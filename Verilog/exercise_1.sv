==> flow/design.v <==
module circuit (
	input logic signal_in,
	input logic clk,
	input logic nul,
	input logic reset,
  	output logic [7:0] counter_out
);
	logic signal_in_d;
	logic signal_in_dd;
	logic signal_in_ddd;
  	logic [7:0] counter;
	logic increment;
	assign increment = ~signal_in_ddd & signal_in_dd;
	always @ (posedge clk, negedge reset)
	begin
		if (reset == 1'b0)
		begin
			signal_in_d <= 1'b0;
			signal_in_dd <= 1'b0;
			signal_in_ddd <= 1'b0;
			counter <= 8'b0;
		end
		else 
		begin
			signal_in_d <= signal_in;
			signal_in_dd <= signal_in_d;
			signal_in_ddd <= signal_in_dd;
			if (nul) counter <= 0;
			else begin
				if(increment) begin
					if(counter < 255) counter <= counter + 1;
				end          
			end
		end
	end
	assign counter_out = counter;
endmodule
==> Step by step through the tools: circuit <==
Tool output for the design above, in the order of the flow.
Line numbers count from 1 in the design file above.
Cell names lack the library's common part.
{ "inputs": {"design": "circuit", "clk_port": "clk", "lib": "sky130hd", "corner": "tt_025C_1v80"} }

==> After elaboration <==
Source: Yosys, flattened and elaborated, memories not mapped. Widths are those after wreduce. Registers that Yosys merges into a memory's read port (data or address) are not register bits. Print and check cells do not count. Equal cells are merged and count once.
{ "bits": {"reg_bits": 11, "out_inout_bits": 8, "input_bits": 4, "word_cells": 14} }
{ "op_classes": {"addsub": 1, "logic": 2, "mux": 3, "reduce_logical": 3, "cmp": 1} }
{ "op_table": {"columns": ["op", "count"], "rows": [
  ["8-bit two-way mux", 3],
  ["8-bit by 1-bit adder with 8-bit output with constant B", 1],
  ["8-bit less-than comparator with constant B", 1],
  ["2-bit nonzero test", 2],
  ["2-bit AND reduction", 1],
  ["1-bit bitwise AND", 1],
  ["1-bit inverter", 1]
]} }

==> Longest topological paths <==
Depth = most cells in a row (Yosys ltp): at word level without a register or memory, in the mapped netlist without a sequential cell, where the memories' decode and read muxes count.
{ "logic_depth": {"word_depth": 4, "ABC_AREA": 0, "depth_mapped": 4, "ltp_nobuf": 4} }

==> After synthesis <==
Source: synth_stat.txt of the flow (Yosys; design flattened, memories mapped). It holds for the ABC_AREA given above (unset counts as 0); a run with the other value may have another netlist.
{ "by_type": {"columns": ["cell_type", "count", "type_area_um2"], "rows": [
  ["dfrtp_1", 11, 275.264],
  ["mux2_4", 2, 30.029],
  ["a21boi_4", 1, 18.768],
  ["nand2b_1", 3, 18.768],
  ["nor2b_1", 3, 18.768],
  ["nor4b_1", 2, 17.517],
  ["a211oi_1", 2, 15.014],
  ["a311oi_2", 1, 15.014],
  ["nor2_1", 4, 15.014],
  ["a31oi_1", 2, 12.512],
  ["ha_1", 1, 12.512],
  ["buf_6", 1, 11.261],
  ["and4b_1", 1, 10.01],
  ["mux2i_1", 1, 10.01],
  ["nor3_1", 2, 10.01],
  ["a21oi_2", 1, 8.758],
  ["a41oi_1", 1, 8.758],
  ["and4_1", 1, 8.758]
]} }
Other cell types: 12; their cells: 13.
{ "synth_totals": {"ffs": 11, "buffers": 2, "mapped_area_um2": 594.3, "cells": 53} }

==> Timing after synthesis <==
Path of least setup slack by OpenSTA after synthesis, without wires, with an ideal clock, recovery checks aside; 20% of the period is set as input and as output delay. Where synthesis merged equal registers, the netlist keeps one of their names.
{ "synth_path": {"path_kind": "register to register", "startpoint": "register counter[0]", "endpoint": "register counter[0]", "setup_ns": 0.125, "slack_ns": 1.208, "required_time_ns": 2.585, "t_first_pin_ns": 0.000, "arrival_ns": 1.377, "tclk_ns": 2.71, "delay_ns": 1.502, "path_stages": 5, "period_less_setup_slack_ns": 1.502} }
"delay_ns" is the arrival time less input delay plus setup time.
"path_stages" counts driving pins, that of a launching flip-flop among them; a cell with two outputs on the path counts twice.
"period_less_setup_slack_ns" is the clock period less the worst setup slack; recovery checks do not enter. This is arithmetic on one report: input and output delays are still those of the set period (20% each).
Between the ends stands the longest chain of elaborated cells between them, by number of cells; it is not shown to be the way that was timed. Of several equally long chains one is given.
A line is the first line of the expression or statement that the cell stems from. Yosys adds cells for indexed reads and writes and turns some case tables into memories.
A register here has more assigning lines than the two given.
{ "synth_between": {"cell_sequence": "dfrtp_1 -> ha_1 -> and3_2 -> a21boi_4 -> mux2_4", "elab_chain_cells": 4, "cells_between": 7, "cone_lines": 3, "cone_classes": "add/sub: 1; compare: 1; mux: 3; reduce/logical: 2"} }
{ "synth_rtl": {"columns": ["element", "line", "rtl"], "rows": [
  ["start: declaration", 11, "logic [7:0] counter;"],
  ["start: assignment", 21, "counter <= 8'b0;"],
  ["start: assignment", 31, "if(counter < 255) counter <= counter + 1;"],
  ["8-bit by 1-bit adder with 8-bit output", 31, null],
  ["8-bit two-way mux", 31, null],
  ["8-bit two-way mux", 30, "if(increment) begin"],
  ["8-bit two-way mux", 28, "if (nul) counter <= 0;"],
  ["end: assignment", 28, null],
  ["end: assignment", 31, null],
  ["end: declaration", 11, null]
]} }

Data sheet: physical implementation of circuit

Record of 2 stored runs of the RTL-to-layout flow on circuit, platform sky130hd. The runs are unordered. Constraints: input delay and output delay 20% of the set period each, output load 0.01 pF.
[
  {
    "run": "entry A",
    "settings": { "period_ns": 1.6, "CORE_UTILIZATION": 64, "CAP_MARGIN": 20, "CORE_MARGIN": 2, "SLEW_MARGIN": 20 },
    "outcome": "did not finish, floorplanning stopped with PDN-0185"
  },
  {
    "run": "entry B",
    "settings": { "period_ns": 1.9, "CORE_UTILIZATION": 57, "PLACE_DENSITY_LB_ADDON": 0.3, "CELL_PAD_IN_SITES_GLOBAL_PLACEMENT": 1, "CELL_PAD_IN_SITES_DETAIL_PLACEMENT": 0, "ABC_AREA": 0, "CTS_CLUSTER_DIAMETER": 154, "SLEW_MARGIN": 0, "MAX_ROUTING_LAYER": "met5", "CAP_MARGIN": 20, "CORE_MARGIN": 2 },
    "outcome": "did not finish, placement stopped with FLW-0024"
  }
]
